==> flow/design.v <==
`timescale 1ns / 1ps
module huakuang
#(
    parameter [10:0] IMG_HDISP = 11'd1280,     
    parameter [10:0] IMG_VDISP = 11'd720,      
    parameter [9:0] BOX_WIDTH = 10'd100,       
    parameter [9:0] BOX_HEIGHT = 10'd100,      
    parameter [3:0] BORDER_THICKNESS = 4'd2    
)(
    input            clk,
    input            rst_n,
    input            per_frame_clken,          
    input            per_frame_vsync,
    input            per_frame_href,
    input  [10:0]    max_x_1,                  
    input  [15:0]    y_avg_1,                  
    input  [10:0]    max_x_2,                  
    input  [15:0]    y_avg_2,                  
    input  [23:0]    per_img_Bit,              
    output           post_frame_vsync,
    output           post_frame_href,
    output           post_frame_clken,
    output [23:0]    post_img_Bit              
);
    reg per_frame_vsync_r, per_frame_href_r, per_frame_clken_r;
    reg [23:0] per_img_Bit_r;
    assign post_frame_vsync = per_frame_vsync_r;
    assign post_frame_href = per_frame_href_r;
    assign post_frame_clken = per_frame_clken_r;
    always @(posedge clk or negedge rst_n) begin
        if (!rst_n) begin
            per_frame_vsync_r <= 0;
            per_frame_href_r <= 0;
            per_frame_clken_r <= 0;
            per_img_Bit_r <= 0;
        end else begin
            per_frame_vsync_r <= per_frame_vsync;
            per_frame_href_r <= per_frame_href;
            per_frame_clken_r <= per_frame_clken;
            per_img_Bit_r <= per_img_Bit;
        end
    end
    reg [10:0] x_cnt, y_cnt;
    always @(posedge clk or negedge rst_n) begin
        if (!rst_n) begin
            x_cnt <= 0;
            y_cnt <= 0;
        end else if (per_frame_clken) begin
            if (x_cnt < IMG_HDISP - 1) begin
                x_cnt <= x_cnt + 1;
            end else begin
                x_cnt <= 0;
                if (y_cnt < IMG_VDISP - 1) begin
                    y_cnt <= y_cnt + 1;
                end else begin
                    y_cnt <= 0;
                end
            end
        end
    end
    reg [10:0] x_cnt_d, y_cnt_d;
    always @(posedge clk or negedge rst_n) begin
        if (!rst_n) begin
            x_cnt_d <= 0;
            y_cnt_d <= 0;
        end else begin
            x_cnt_d <= x_cnt;
            y_cnt_d <= y_cnt;
        end
    end
    reg per_frame_vsync_r0, per_frame_vsync_r1;
    always @(posedge clk or negedge rst_n) begin
        if (!rst_n) begin
            per_frame_vsync_r0 <= 0;
            per_frame_vsync_r1 <= 0;
        end else begin
            per_frame_vsync_r0 <= per_frame_vsync;
            per_frame_vsync_r1 <= per_frame_vsync_r0;
        end
    end
    wire vsync_falling_edge = per_frame_vsync_r1 && !per_frame_vsync_r0;
    reg [10:0] max_x_1_r, y_avg_1_r;
    reg [10:0] max_x_2_r, y_avg_2_r;
    always @(posedge clk or negedge rst_n) begin
        if (!rst_n) begin
            max_x_1_r <= 0;
            y_avg_1_r <= 0;
            max_x_2_r <= 0;
            y_avg_2_r <= 0;
        end else if (vsync_falling_edge) begin
            max_x_1_r <= max_x_1;
            y_avg_1_r <= y_avg_1;
            max_x_2_r <= max_x_2;
            y_avg_2_r <= y_avg_2;
        end
    end
    reg [10:0] box1_x_min, box1_x_max, box1_y_min, box1_y_max;
    reg [10:0] box2_x_min, box2_x_max, box2_y_min, box2_y_max;
    reg        box1_valid, box2_valid;
    always @(posedge clk or negedge rst_n) begin
        if (!rst_n) begin
            box1_x_min <= 0;
            box1_x_max <= 0;
            box1_y_min <= 0;
            box1_y_max <= 0;
            box1_valid <= 0;
            box2_x_min <= 0;
            box2_x_max <= 0;
            box2_y_min <= 0;
            box2_y_max <= 0;
            box2_valid <= 0;
        end else if (vsync_falling_edge) begin
            if (max_x_1_r > (BOX_WIDTH >> 1) + BORDER_THICKNESS &&
                y_avg_1_r > (BOX_HEIGHT >> 1) + BORDER_THICKNESS &&
                max_x_1_r + (BOX_WIDTH >> 1) < IMG_HDISP - BORDER_THICKNESS &&
                y_avg_1_r + (BOX_HEIGHT >> 1) < IMG_VDISP - BORDER_THICKNESS) begin
                box1_x_min <= max_x_1_r - (BOX_WIDTH >> 1);
                box1_x_max <= max_x_1_r + (BOX_WIDTH >> 1);
                box1_y_min <= y_avg_1_r - (BOX_HEIGHT >> 1);
                box1_y_max <= y_avg_1_r + (BOX_HEIGHT >> 1);
                box1_valid <= 1;
            end else begin
                box1_valid <= 0;
            end
            if (max_x_2_r > (BOX_WIDTH >> 1) + BORDER_THICKNESS &&
                y_avg_2_r > (BOX_HEIGHT >> 1) + BORDER_THICKNESS &&
                max_x_2_r + (BOX_WIDTH >> 1) < IMG_HDISP - BORDER_THICKNESS &&
                y_avg_2_r + (BOX_HEIGHT >> 1) < IMG_VDISP - BORDER_THICKNESS) begin
                box2_x_min <= max_x_2_r - (BOX_WIDTH >> 1);
                box2_x_max <= max_x_2_r + (BOX_WIDTH >> 1);
                box2_y_min <= y_avg_2_r - (BOX_HEIGHT >> 1);
                box2_y_max <= y_avg_2_r + (BOX_HEIGHT >> 1);
                box2_valid <= 1;
            end else begin
                box2_valid <= 0;
            end
        end
    end
    wire in_box1 = box1_valid && (
                   (x_cnt_d >= box1_x_min && x_cnt_d <= box1_x_max &&
                    (y_cnt_d >= box1_y_min && y_cnt_d < box1_y_min + BORDER_THICKNESS || 
                     y_cnt_d >= box1_y_max - BORDER_THICKNESS && y_cnt_d <= box1_y_max)) ||
                   (y_cnt_d >= box1_y_min && y_cnt_d <= box1_y_max &&
                    (x_cnt_d >= box1_x_min && x_cnt_d < box1_x_min + BORDER_THICKNESS ||
                     x_cnt_d >= box1_x_max - BORDER_THICKNESS && x_cnt_d <= box1_x_max))
                   );
    wire in_box2 = box2_valid && (
                   (x_cnt_d >= box2_x_min && x_cnt_d <= box2_x_max &&
                    (y_cnt_d >= box2_y_min && y_cnt_d < box2_y_min + BORDER_THICKNESS || 
                     y_cnt_d >= box2_y_max - BORDER_THICKNESS && y_cnt_d <= box2_y_max)) ||
                   (y_cnt_d >= box2_y_min && y_cnt_d <= box2_y_max &&
                    (x_cnt_d >= box2_x_min && x_cnt_d < box2_x_min + BORDER_THICKNESS ||
                     x_cnt_d >= box2_x_max - BORDER_THICKNESS && x_cnt_d <= box2_x_max))
                   );
    wire [23:0] red_border_color = 24'hFF0000;
    assign post_img_Bit = (per_frame_href_r && (in_box1 || in_box2)) ? red_border_color : per_img_Bit_r;
endmodule
Step by step through the tools: huakuang
Tool output for the design above, in the order of the flow.
Line numbers count from 1 in the design file above.
Cell names lack the library's common part.
Not given: n/a

set-up
  top = huakuang
  clock port = clk
  library = sky130hd
  timing corner = tt_025C_1v80

Word level
Counts by Yosys on the flattened word-level netlist (proc, flatten, opt, wreduce; memories kept). Register bits leave out memories and registers merged into their read ports (data or address); mux counts leave out enables and synchronous resets folded into registers. Print and check cells are left out. Cells with the same type and inputs are merged into one.

word-level totals
  register bits = 206
  bits of input ports = 83
  cells after elaboration = 110

cells by class
  bitwise gates (word level) = 1
  multiplexer cells = 5
  add/subtract/negate cells = 18
  reductions and logical operators = 37
  order comparisons = 26

operator list
  operator                                                                   number
  11-bit greater-or-equal comparator                                         8
  11-bit less-or-equal comparator                                            4
  11-bit less-than comparator                                                4
  11-bit by 2-bit adder with 11-bit output with constant B                   4
  11-bit by 2-bit subtractor with 11-bit output with constant B              4
  11-bit by 6-bit adder with 11-bit output with constant B                   4
  11-bit by 6-bit subtractor with 11-bit output with constant B              4
  11-bit by 6-bit greater-than comparator with 1-bit output with constant B  4
  11-bit by 10-bit less-than comparator with 1-bit output with constant B    3
  11-bit less-than comparator with constant B                                3
  1-bit logical AND                                                          26
  24-bit two-way mux                                                         1
  11-bit by 1-bit adder with 11-bit output with constant B                   2
  11-bit two-way mux                                                         2
  1-bit logical OR                                                           7
  2-bit AND reduction                                                        3
  1-bit two-way mux                                                          2
  1-bit inverter                                                             1
  1-bit logical NOT                                                          1

Longest topological paths
Depth = most cells in a row (Yosys ltp): at word level without a register or memory, in the mapped netlist without a sequential cell, where the memories' decode and read muxes count.

logic depth
  depth after elaboration = 10
  ABC_AREA = 0
  depth in mapped cells = 15

Mapped cells and area
The flow's flattened synthesis, as Yosys stat reports it; memories are mapped. The netlist is that of the ABC_AREA named above (0 if unset); the other value can give another one.

cell types
  type      number  total area (um^2)
  dfrtp_1   198     4.95E+03
  ha_1      178     2.23E+03
  xnor2_1   105     919.632
  a21oi_1   87      435.418
  inv_1     107     401.635
  nand2_1   97      364.099
  o21ai_0   71      355.341
  mux2i_1   33      330.317
  mux2_2    29      326.563
  nand3_1   56      280.269
  nor2_1    65      243.984
  xor2_1    27      236.477
  nand2b_1  29      181.424
  a21o_1    23      172.666
  nor3_1    29      145.139
  nand4_1   22      137.632
  and2_1    21      131.376
  and4_1    13      113.859

Not listed: further types 56, cells in them 227.

synthesis totals
  sequential area = 4954.8 um^2
  synthesis area = 13590.5 um^2
  flip-flops = 198
  cell count = 1417
  buffers = 49

Worst setup path after synthesis
Source: OpenSTA report_checks on the synthesized netlist (no wires, ideal clock, input and output delay 20% of the period each), path of least setup slack; recovery checks are left aside. Register names are those of the netlist, which keeps one name where synthesis merged equal registers.

timing after synthesis
  path type = flip-flop to output port
  start = reg box2_x_max[4]
  end = out post_img_Bit[0]
  period = 4.56 ns
  arrival time = 3.131 ns
  delay of the path = 3.131 ns
  output delay = 0.912 ns
  buffers on the path = 1
  launch time at the first pin = 0.000 ns
  driving pins on the path = 14
  path slack = 0.517 ns
  synthesis period reached = 4.043 ns

"delay of the path" is the arrival time less input delay plus setup time.
A path that ends at an output port has no setup time.
"driving pins on the path" counts driving pins, that of a launching flip-flop among them; a cell with two outputs on the path counts twice.
"synthesis period reached" = period - worst setup slack (recovery checks aside). The figure is calculated, with input and output delays left at 20% of the set period.
Between the ends stands the longest chain of elaborated cells between them, by number of cells; it is not shown to be the way that was timed. Of several equally long chains one is given.
A line is the first line of the expression or statement that the cell stems from. Yosys adds cells for indexed reads and writes and turns some case tables into memories.

between the ends, after synthesis
  cells stage by stage = dfrtp_1 -> nor2_1 -> nand3_1 -> or4_1 -> xnor2_1 -> ha_1 -> a21o_1 -> a21o_1 -> a221oi_1 -> o32ai_1 -> a22o_1 -> a32oi_1 -> buf_2 -> and2_1
  cells in the longest elaborated chain = 10

RTL lines, path after synthesis
  element                                        line  source
  start, declared                                98    reg [10:0] box2_x_min, box2_x_max, box2_y_min, box2_y_max;
  start, assigned                                108   box2_x_max <= 0;
  start, assigned                                130   box2_x_max <= max_x_2_r + (BOX_WIDTH >> 1);
  11-bit by 2-bit subtractor with 11-bit output  153   x_cnt_d >= box2_x_max - BORDER_THICKNESS && x_cnt_d <= box2_x_max))
  11-bit greater-or-equal comparator             153
  1-bit logical AND                              153
  1-bit logical OR                               152   (x_cnt_d >= box2_x_min && x_cnt_d < box2_x_min + BORDER_THICKNESS ||
  1-bit logical AND                              151   (y_cnt_d >= box2_y_min && y_cnt_d <= box2_y_max &&
  1-bit logical OR                               148   (x_cnt_d >= box2_x_min && x_cnt_d <= box2_x_max &&
  1-bit logical AND                              147   wire in_box2 = box2_valid && (
  1-bit logical OR                               156   assign post_img_Bit = (per_frame_href_r && (in_box1 || in_box2)) ? red_border_color : per_img_Bit_r;
  1-bit logical AND                              156
  24-bit two-way mux                             156
  end, declared                                  23    output [23:0]    post_img_Bit

Path in the finished layout
Path of least setup slack in the final report of record 2 (OpenROAD, finished layout, wires in). Where an end is a register, its clock arrival counts in the times.

timing post-layout
  path type = flip-flop to output port
  start = reg box2_x_max[4]
  end = out post_img_Bit[10]
  output delay = 0.89 ns
  path slack = -0.40 ns
  launch time at the first pin = 0.45 ns
  arrival time = 3.97 ns
  period = 4.46 ns
  driving pins on the path = 21
  buffers on the path = 8

Between the ends stands the longest chain of elaborated cells between them, by number of cells; it is not shown to be the way that was timed. Of several equally long chains one is given.

between the ends, post-layout
  cells stage by stage = dfrtp_1 -> nor2_2 -> buf_4 -> buf_4 -> buf_4 -> and4_1 -> xnor2_1 -> ha_1 -> a21oi_1 -> o21a_1 -> o21ai_0 -> a221oi_2 -> o32ai_1 -> a22o_1 -> a32oi_4 -> buf_12 -> buf_8 -> buf_6 -> buf_6 -> and2_4 -> buf_6
  cells in the longest elaborated chain = 10

RTL lines, path post-layout
  element                                        line  source
  start, declared                                98    reg [10:0] box2_x_min, box2_x_max, box2_y_min, box2_y_max;
  start, assigned                                108   box2_x_max <= 0;
  start, assigned                                130   box2_x_max <= max_x_2_r + (BOX_WIDTH >> 1);
  11-bit by 2-bit subtractor with 11-bit output  153   x_cnt_d >= box2_x_max - BORDER_THICKNESS && x_cnt_d <= box2_x_max))
  11-bit greater-or-equal comparator             153
  1-bit logical AND                              153
  1-bit logical OR                               152   (x_cnt_d >= box2_x_min && x_cnt_d < box2_x_min + BORDER_THICKNESS ||
  1-bit logical AND                              151   (y_cnt_d >= box2_y_min && y_cnt_d <= box2_y_max &&
  1-bit logical OR                               148   (x_cnt_d >= box2_x_min && x_cnt_d <= box2_x_max &&
  1-bit logical AND                              147   wire in_box2 = box2_valid && (
  1-bit logical OR                               156   assign post_img_Bit = (per_frame_href_r && (in_box1 || in_box2)) ? red_border_color : per_img_Bit_r;
  1-bit logical AND                              156
  24-bit two-way mux                             156
  end, declared                                  23    output [23:0]    post_img_Bit

FLOW RESULTS
============

2 stored runs of huakuang in the flow (synthesis by Yosys, layout by OpenROAD, sky130hd cells), in arbitrary order. Constraints: input delay and output delay 20% of the set period each, output load 0.01 pF.
By "achieved clock period (ns)" is meant the clock period of the run minus its worst setup slack. This is arithmetic on one report: input and output delays are still those of the set period (20% each).
"worst setup path time (ns)": the worst setup path's part of the clock period (all of it between registers, 20% less for each end at a port) less its slack. A launch clock that arrives late makes it longer, a capture clock that arrives late makes it shorter.

settings of record 1
{
  "period_ns": 3.37,
  "CORE_UTILIZATION": 68,
  "SETUP_SLACK_MARGIN": 0.29,
  "PLACE_DENSITY_LB_ADDON": 0.14,
  "CORE_ASPECT_RATIO": 0.97,
  "CELL_PAD_IN_SITES_DETAIL_PLACEMENT": 2,
  "GPL_TIMING_DRIVEN": 0,
  "GPL_ROUTABILITY_DRIVEN": 0,
  "CAP_MARGIN": 20,
  "CORE_MARGIN": 2,
  "SLEW_MARGIN": 20
}
report of record 1: did not finish, place, tool error

settings of record 2
{
  "period_ns": 4.46,
  "CORE_UTILIZATION": 67,
  "PLACE_DENSITY_LB_ADDON": 0.01,
  "CORE_MARGIN": 3,
  "CELL_PAD_IN_SITES_DETAIL_PLACEMENT": 0,
  "GPL_ROUTABILITY_DRIVEN": 0,
  "CTS_CLUSTER_DIAMETER": 313,
  "CAP_MARGIN": 15,
  "SLEW_MARGIN": 5,
  "MAX_ROUTING_LAYER": "met5"
}
report of record 2
yosys chip area after synthesis (um^2): 13590.5
finish__design__die__area: 22030.0
finish__design__instance__area__stdcell: 16351.9
finish__timing__setup__ws: -0.399
finish__timing__setup__tns: -7.181
finish__timing__hold__ws: 0.400
achieved clock period (ns): 4.859
worst setup path time (ns): 3.97
worst setup path kind: flip-flop to output port
